==> flow/design.v <==
`timescale 1ns/100ps
module mult(
	input 			clk,				
	input 			rst_n,				
	input 			pipe_flush,				
	input 	[63:0] 	a,				
	input 	[63:0] 	b,				
	output 	[63:0] 	result				
);
	wire [63:0] result_tmp;
	reg [63:0] pipe_reg_0;
	reg [63:0] pipe_reg_1;
	assign result_tmp = a*b;
	assign result = pipe_reg_1;
	always@(posedge clk or negedge rst_n) begin
		if(~rst_n) begin
			pipe_reg_0 <= 0;
			pipe_reg_1 <= 0;
		end
		else if(pipe_flush) begin
			pipe_reg_0 <= 0;
			pipe_reg_1 <= 0;
		end
		else begin
			pipe_reg_0 <= result_tmp;
			pipe_reg_1 <= pipe_reg_0;
		end
	end
endmodule  
# Tool chain data of mult
# Tool output for the design above, in the order of the flow.
# Lines are those of the file above, counted from 1.
# Operators: Yosys type, input widths -> output width; for muxes data width and select width s.
# Cell names lack the library's common part.
design:
  design: "mult"
  clock_port: "clk"
  cell_library: "sky130hd"
  lib_corner: "tt_025C_1v80"

# After elaboration
# Yosys after proc, flatten, opt, wreduce and memory -nomap, before mapping. Enables and synchronous resets that opt folds into registers are not counted as muxes. Memory bits, and registers merged into a memory's read port (data or address), are not among the register bits. Print and check cells are not counted. Equal cells are merged and count once.
classes:
  n_mul: 1
  muxes: 2
ops:
  columns: ["operator", "count"]
  rows:
  - ["$mul 64x64->64", 1]
  - ["$mux 64", 2]
bits:
  regBits: 128
  in_bits: 131
  output_inout_bits: 64
  wordCells: 5

# Depth
# Longest topological path by Yosys (ltp), each cell counted once; first at word level (registers and memories cut), then after technology mapping (sequential cells cut; the memories' decode and read muxes count).
depth:
  depth_word: 2
  abc_area: 0
  ltp_mapped: 34
  depth_no_buf: 31

# Netlist
# Yosys stat after the flow's synthesis: flattened, memories mapped to cells. It holds for the ABC_AREA given above (unset counts as 0); a run with the other value may have another netlist.
# Totals and module areas in this step are rounded.
by_type:
  columns: ["cell_type", "count", "area_total_um2"]
  rows:
  - ["fa_1", 1831, 3.67E+04]
  - ["inv_1", 1934, 7.26E+03]
  - ["and2_1", 914, 5.72E+03]
  - ["nand2_1", 1213, 4.55E+03]
  - ["ha_1", 311, 3.89E+03]
  - ["dfrtp_1", 128, 3.2E+03]
  - ["clkbuf_1", 441, 1.66E+03]
  - ["xnor2_1", 133, 1.16E+03]
  - ["nor2b_1", 76, 475.456]
  - ["xor2_1", 42, 367.853]
  - ["a21oi_1", 73, 365.35]
  - ["nor2_1", 85, 319.056]
  - ["a21o_1", 38, 285.274]
  - ["o21ai_0", 32, 160.154]
  - ["nand4_1", 17, 106.352]
  - ["o21bai_1", 14, 105.101]
  - ["nor3_1", 17, 85.082]
  - ["a31oi_1", 11, 68.816]
# Not listed: further types 41, cells in them 109.
mapped:
  cells: 7419
  yosys_area_um2: 67300
  seq_area_um2: 3200
  ff_cells: 128
  buffers: 449

# Path before layout
# Source: OpenSTA report_checks on the synthesized netlist (no wires, ideal clock, input and output delay 20% of the period each), path of least setup slack; recovery checks are left aside. Register names are those of the netlist, which keeps one name where synthesis merged equal registers.
synth_path:
  kind: "input to register"
  from: "in b[1]"
  to: "reg pipe_reg_0[59]"
  tclk_ns: 16.0
  input_delay_ns: 3.200
  setup_time_ns: 0.125
  launch_ns: 3.200
  arrival_ns: 11.248
  t_required_ns: 15.875
  setup_slack_ns: 4.627
  delay_ns: 8.173
  path_stages: 30
  n_path_buf: 2
  period_less_setup_slack_ns: 11.373
# "delay_ns" is the arrival time less input delay plus setup time.
# "path_stages": output pins that drive a net of the path, with the launching flip-flop's if there is one; two outputs of one cell count as two.
# "period_less_setup_slack_ns" = period - worst setup slack (recovery checks aside). The figure is calculated, with input and output delays left at 20% of the set period.
# Between the ends stands the longest chain of elaborated cells between them, by number of cells; it is not shown to be the way that was timed. Of several equally long chains one is given.
# Each line given opens the expression or statement behind the cell; cells for indexed reads and writes are added by Yosys, which also makes memories of some case tables.
# A register here has more assigning lines than the two given.
synth_between:
  path_cell_list: "clkbuf_1 clkbuf_1 nand2_1 fa_1 inv_1 fa_1 fa_1 fa_1 fa_1 inv_1 fa_1 inv_1 fa_1 inv_1 fa_1 inv_1 fa_1 inv_1 fa_1 inv_1 ha_1 and3_1 nand3_1 a21o_1 a2111oi_2 nor3_1 a211oi_2 nor3_1 o31ai_1 mux2_2"
  elab_chain_cells: 2
  cells_between: 2
  cone_lines: 2
  cone_classes: "mul: 1; mux: 1"
synth_lines:
  columns: ["item", "line_no", "source"]
  rows:
  - ["start, declared", 7, "input [63:0] b,"]
  - ["$mul 64x64->64", 13, "assign result_tmp = a*b;"]
  - ["$mux 64", 20, "else if(pipe_flush) begin"]
  - ["end, assigned", 21, "pipe_reg_0 <= 0;"]
  - ["end, assigned", 25, "pipe_reg_0 <= result_tmp;"]
  - ["end, declared", 11, "reg [63:0] pipe_reg_0;"]

# Worst path after layout
# From the final timing report of run A: the path of least setup slack in the routed layout; clock arrival at registers is part of the times.
layout_path:
  kind: "input to register"
  from: "in b[20]"
  to: "reg pipe_reg_0[61]"
  tclk_ns: 9.55
  input_delay_ns: 1.91
  setup_time_ns: 0.11
  launch_ns: 1.91
  arrival_ns: 10.80
  t_required_ns: 9.88
  setup_slack_ns: -0.92
  path_stages: 29
  n_path_buf: 3
# Between the ends stands the longest chain of elaborated cells between them, by number of cells; it is not shown to be the way that was timed. Of several equally long chains one is given.
# A register here has more assigning lines than the two given.
layout_between:
  path_cell_list: "buf_4 clkbuf_4 and2_4 fa_2 fa_2 fa_1 inv_2 fa_2 fa_2 inv_2 fa_1 fa_2 fa_1 fa_1 inv_2 fa_2 inv_2 ha_4 and3_4 nand4_1 buf_4 nor2_4 nand2_2 a21oi_4 nor3_4 a211oi_4 nor3_4 o31a_1 mux2_4"
  elab_chain_cells: 2
  cells_between: 2
  cone_lines: 2
  cone_classes: "mul: 1; mux: 1"
layout_lines:
  columns: ["item", "line_no", "source"]
  rows:
  - ["start, declared", 7, "input [63:0] b,"]
  - ["$mul 64x64->64", 13, "assign result_tmp = a*b;"]
  - ["$mux 64", 20, "else if(pipe_flush) begin"]
  - ["end, assigned", 21, "pipe_reg_0 <= 0;"]
  - ["end, assigned", 25, "pipe_reg_0 <= result_tmp;"]
  - ["end, declared", 11, "reg [63:0] pipe_reg_0;"]

# Flow measurements of mult on sky130hd: 2 stored runs with different settings, listed in no order. Input and output delays are each 20% of the period that was set; the output load is 0.01 pF.
# "period_less_ws_ns": clock period set for the run, less the worst setup slack. It is reckoned from that one timing run; input and output delays stay at 20% of the period that was set.
# By "worst_path_time_ns" is meant the share of the clock period that the worst setup path is allowed (20% is reserved at inputs, 20% at outputs), minus its slack. Clock arrival times at its registers enter into it.
# Results are given in rounded form.
runs:
  - name: "run A"
    settings:
      period_ns: 9.55
      CORE_UTILIZATION: 40
      HOLD_SLACK_MARGIN: 0.19
      CORE_ASPECT_RATIO: 1.82
      CORE_MARGIN: 7
      CELL_PAD_IN_SITES_DETAIL_PLACEMENT: 0
      TNS_END_PERCENT: 60
      GPL_TIMING_DRIVEN: 0
      GPL_ROUTABILITY_DRIVEN: 0
      SLEW_MARGIN: 15
      CAP_MARGIN: 20
    results:
      period_less_ws_ns: 10.470
      timing.setup.ws_ns: -0.920
      final_die_area_um2: 180000
      final_stdcell_area_um2: 80400
      synthArea_um2: 67300
      util_frac: 0.482
      worst_path_time_ns: 8.56
      worst_path_kind: "input to register"
      tns_ns: -9.27
      hold_ws_ns: 0.460
  - name: "run B"
    settings:
      period_ns: 13.6
      CORE_UTILIZATION: 50
      SETUP_SLACK_MARGIN: -1.24
      HOLD_SLACK_MARGIN: 0.02
      CORE_ASPECT_RATIO: 1.96
      CORE_MARGIN: 2
      CELL_PAD_IN_SITES_DETAIL_PLACEMENT: 2
      TNS_END_PERCENT: 5
      GPL_TIMING_DRIVEN: 0
      GPL_ROUTABILITY_DRIVEN: 0
      CAP_MARGIN: 5
      MAX_ROUTING_LAYER: "met5"
      SLEW_MARGIN: 20
    outcome: "incomplete, placement halted on DPL-0033"
