==> flow/design.v <==
module sync_fifo #(
	parameter WIDTH = 8,
	parameter DEPTH = 16					
) 
( 
	input  					clk 			, 
	input  					rst_n 			, 
	input  					wr_en 			,
	input  					rd_en 			, 
	input  		[WIDTH-1:0] data_in 		, 
	output reg	[WIDTH-1:0] data_out 		, 
	output 					empty 			, 
 	output 					full 
); 
	reg [$clog2(DEPTH)-1:0] wr_addr ; 
 	reg [$clog2(DEPTH)-1:0] rd_addr ; 
 	reg [$clog2(DEPTH):0] 	count ; 
 	reg [WIDTH-1:0] 		fifo [0:DEPTH-1] ;  
	assign empty = count == 0;
	assign full = count == DEPTH;	
 	always@(posedge clk or negedge rst_n) begin 
 		if(rst_n == 1'b0) 
 			data_out <= 0; 
 		else if(rd_en && empty==0) 
 			data_out<=fifo[rd_addr]; 
 	end
 	always@(posedge clk ) begin 
 		if(wr_en==1 && full==0) 
 			fifo[wr_addr] <= data_in; 
 	end 
 	always@(posedge clk or negedge rst_n) begin 
 		if(rst_n == 1'b0) 
 			rd_addr <= 0; 
 		else if(empty==0 && rd_en==1) 
 			rd_addr <= rd_addr + 1; 
 	end 
 	always@(posedge clk or negedge rst_n) begin 
 		if(rst_n == 1'b0) 
 			wr_addr <= 0; 
 		else if(full==0 && wr_en==1)
 			wr_addr <= wr_addr + 1; 
 	end 
 	always@(posedge clk or negedge rst_n) begin 
 		if(rst_n == 1'b0) 
 			count <= 0; 
 		else begin 
 			case({wr_en,rd_en}) 
 				2'b00: 
					count <= count; 
 				2'b01: 
 					if(~empty) 
 						count <= count - 1; 
 				2'b10: 
 					if(~full) 
 						count <= count + 1; 
 				2'b11: 
					count <= count; 
 			endcase 
 		end 
 	end 
endmodule
# [Step by step through the tools: sync_fifo]
# The steps from the RTL of sync_fifo to its reports follow in flow order.
# Line numbers count from 1 in the design file above.
# Cell names lack the library's common part.
# Not given: n/a
[design] design="sync_fifo" clk_port="clk" lib="sky130hd" pvt_corner="tt_025C_1v80"

# [Word level]
# Yosys after proc, flatten, opt, wreduce and memory -nomap, before mapping. Memory bits, and registers merged into a memory's read port (data or address), are not among the register bits. Print and check cells are not counted. Equal cells are merged and count once.
# Yosys's memory passes give these memory sizes; they may raise the number of words (mostly to a power of two), join words into wider ones and drop unused or constant bits.
[bits] reg_bits=13 mem_bits_rw=128 clocked_rd_ports_x_width=8 mem_count=1 inputBits=12 out_inout_bits=10 elab_cells=27
[mem_list] memory="fifo" words=16 width=8 rd=1 write_ports=1 line=18 rtl="reg [WIDTH-1:0] fifo [0:DEPTH-1] ;"
[op_classes] addsub=4 n_eq=5 mux=6 logic=2 reduce_and_logical=6
[ops] op="5-bit case mux with 2-bit select" count=1
[ops] op="5-bit two-way mux" count=2
[ops] op="4-bit by 1-bit adder with 4-bit output (second input constant)" count=2
[ops] op="8-bit two-way mux" count=1
[ops] op="5-bit by 1-bit adder with 5-bit output (second input constant)" count=1
[ops] op="5-bit by 1-bit subtractor with 5-bit output (second input constant)" count=1
[ops] op="5-bit == test (second input constant)" count=1
[ops] op="5-bit logical NOT" count=1
[ops] op="2-bit != test (second input constant)" count=2
[ops] op="4-bit two-way mux" count=1
[ops] op="3-bit AND reduction" count=1
[ops] op="1-bit logical AND" count=2
[ops] op="1-bit NOT" count=2
[ops] op="2-bit by 1-bit == test with 1-bit output (second input constant)" count=1
[ops] op="2-bit == test (second input constant)" count=1
[ops] op="2-bit nonzero test" count=1
[ops] op="1-bit logical NOT" count=1
[ops] op="1-bit two-way mux" count=1

# [Depth]
# Longest topological path by Yosys (ltp), each cell counted once; first at word level (registers and memories cut), then after technology mapping (sequential cells cut; the memories' decode and read muxes count).
[depth] depth_word=4 abc_area=1 mapped_depth=11 ltp_nobuf=9

# [Netlist]
# Source: synth_stat.txt of the flow (Yosys; design flattened, memories mapped). It holds for the ABC_AREA given above (unset counts as 0); a run with the other value may have another netlist.
[mapped] mapped_cells=656 area_um2=6635.1 sequential_area_um2=4369.2 ff_cells=149 n_buf=27
[types] type="edfxtp_1" count=128 area_total_um2=3.84E+03
[types] type="nand2_1" count=212 area_total_um2=795.763
[types] type="dfrtp_1" count=21 area_total_um2=525.504
[types] type="nand3_1" count=101 area_total_um2=505.485
[types] type="inv_1" count=112 area_total_um2=420.403
[types] type="ha_1" count=8 area_total_um2=100.096
[types] type="xor2_1" count=10 area_total_um2=87.584
[types] type="buf_2" count=17 area_total_um2=85.082
[types] type="nor2_1" count=18 area_total_um2=67.565
[types] type="buf_4" count=7 area_total_um2=52.55
[types] type="o21ai_0" count=8 area_total_um2=40.038
[types] type="buf_6" count=2 area_total_um2=22.522
[types] type="fa_1" count=1 area_total_um2=20.019
[types] type="o21ai_4" count=1 area_total_um2=16.266
[types] type="nand4_1" count=2 area_total_um2=12.512
[types] type="a21oi_1" count=2 area_total_um2=10.01
[types] type="xnor2_1" count=1 area_total_um2=8.758
[types] type="clkinv_1" count=2 area_total_um2=7.507
# Other cell types: 3; their cells: 3.

# [Worst setup path after synthesis]
# OpenSTA on the mapped netlist: ideal clock, no wires. The path of least setup slack (recovery checks aside). Input and output delay are each 20% of the period. Register names are those of the netlist, which keeps one name where synthesis merged equal registers.
[synth_timing] path_type="input to register" startpoint="input rd_en" endpoint="register count[3]" period_ns=3.1 in_delay_ns=0.620 setup_time_ns=0.129 t_first_pin_ns=0.620 t_arrival_ns=1.572 required_time_ns=2.971 path_slack_ns=1.399 delay_ns=1.081 path_stages=8 n_path_buf=0 period_less_setup_slack_ns=1.701
# "delay_ns" = arrival - input delay + setup time.
# "path_stages": output pins that drive a net of the path, with the launching flip-flop's if there is one; two outputs of one cell count as two.
# "period_less_setup_slack_ns" is the clock period less the worst setup slack; recovery checks do not enter. This is arithmetic on one report: input and output delays are still those of the set period (20% each).
# The rows between start and end are the longest chain of elaborated cells between them; the timing report does not say that the signal goes this way. Where chains are equally long, one stands for them.
# Each line given opens the expression or statement behind the cell; cells for indexed reads and writes are added by Yosys, which also makes memories of some case tables.
# A register here has more assigning lines than the two given.
[synth_via] path_cell_list="inv_1 > nand2_1 > ha_1 > a21oi_1 > nand2_1 > xor2_1 > nand2_1 > o21ai_0" elab_chain_len=3 cone_cells=7 lines_between=1 classes_between="eq/ne (4); mux (1); reduce/logical (2)"
[synth_rtl] item="start, declared" line=9 rtl="input rd_en ,"
[synth_rtl] item="2-bit == test" line=47 rtl="case({wr_en,rd_en})"
[synth_rtl] item="2-bit nonzero test"
[synth_rtl] item="3-bit AND reduction"
[synth_rtl] item="end, assigned" line=49 rtl="count <= count;"
[synth_rtl] item="end, assigned" line=52 rtl="count <= count - 1;"
[synth_rtl] item="end, declared" line=17 rtl="reg [$clog2(DEPTH):0] count ;"

# [Timing after layout]
# From the final timing report of job 1: the path of least setup slack in the routed layout; clock arrival at registers is part of the times.
[layout_timing] path_type="register to output" startpoint="register count[2]" endpoint="output full" period_ns=1.62 output_delay_ns=0.32 t_first_pin_ns=0.41 t_arrival_ns=1.37 required_time_ns=1.30 path_slack_ns=-0.07 path_stages=6 n_path_buf=2
# The rows between start and end are the longest chain of elaborated cells between them; the timing report does not say that the signal goes this way. Where chains are equally long, one stands for them.
# A register here has more assigning lines than the two given.
[layout_via] path_cell_list="dfrtp_1 > nor2_2 > nand4_1 > buf_4 > inv_2 > buf_6" elab_chain_len=1 cone_cells=1 lines_between=1 classes_between="eq/ne (1)"
[layout_rtl] item="start, declared" line=17 rtl="reg [$clog2(DEPTH):0] count ;"
[layout_rtl] item="start, assigned" line=49 rtl="count <= count;"
[layout_rtl] item="start, assigned" line=52 rtl="count <= count - 1;"
[layout_rtl] item="5-bit == test" line=20 rtl="assign full = count == DEPTH;"
[layout_rtl] item="end, declared" line=13 rtl="output full"

# 2 stored runs of sync_fifo in the flow (synthesis by Yosys, layout by OpenROAD, sky130hd cells), in arbitrary order. Constraints: input delay and output delay 20% of the set period each, output load 0.01 pF.
# "timing.achieved_period_ns" means the clock period less the worst setup slack. The figure is calculated, with input and output delays left at 20% of the set period.
# "worst_setup_path_time_ns" means the part of the period allowed to the worst setup path (the constraints hold back 20% at inputs and 20% at outputs) less its slack; where the path has registers, the arrival times of their clocks count too.
# "power_total_mw" rests on the timing tool's default activity at the inputs, not on a simulated workload.
run="job 1" settings period_ns=1.62 CORE_UTILIZATION=24 PLACE_DENSITY_LB_ADDON=0.24 ABC_AREA=1 GPL_ROUTABILITY_DRIVEN=0 CTS_CLUSTER_SIZE=54 CTS_CLUSTER_DIAMETER=347 CAP_MARGIN=20 CORE_MARGIN=2 SLEW_MARGIN=20
run="job 1" results synthesis_area_um2=6635.1 die_um2=28991.9 cell_area_final_um2=8380.5 util_pct=31.0 worstSetupSlack_ns=-0.073 fin_tns_ns=-0.590 power_total_mw=14.202 timing.achieved_period_ns=1.693 worst_setup_path_time_ns=1.37 worstPathKind="register to output"
run="job 2" settings period_ns=3.35 CORE_UTILIZATION=60 PLACE_DENSITY_LB_ADDON=0.16 HOLD_SLACK_MARGIN=0.2 CORE_ASPECT_RATIO=1.54 CORE_MARGIN=7 CELL_PAD_IN_SITES_GLOBAL_PLACEMENT=2 TNS_END_PERCENT=5 ABC_AREA=1 GPL_TIMING_DRIVEN=0 CAP_MARGIN=25 MIN_ROUTING_LAYER="met1" SLEW_MARGIN=20
run="job 2" outcome="no final report: placement broke off with FLW-0024"
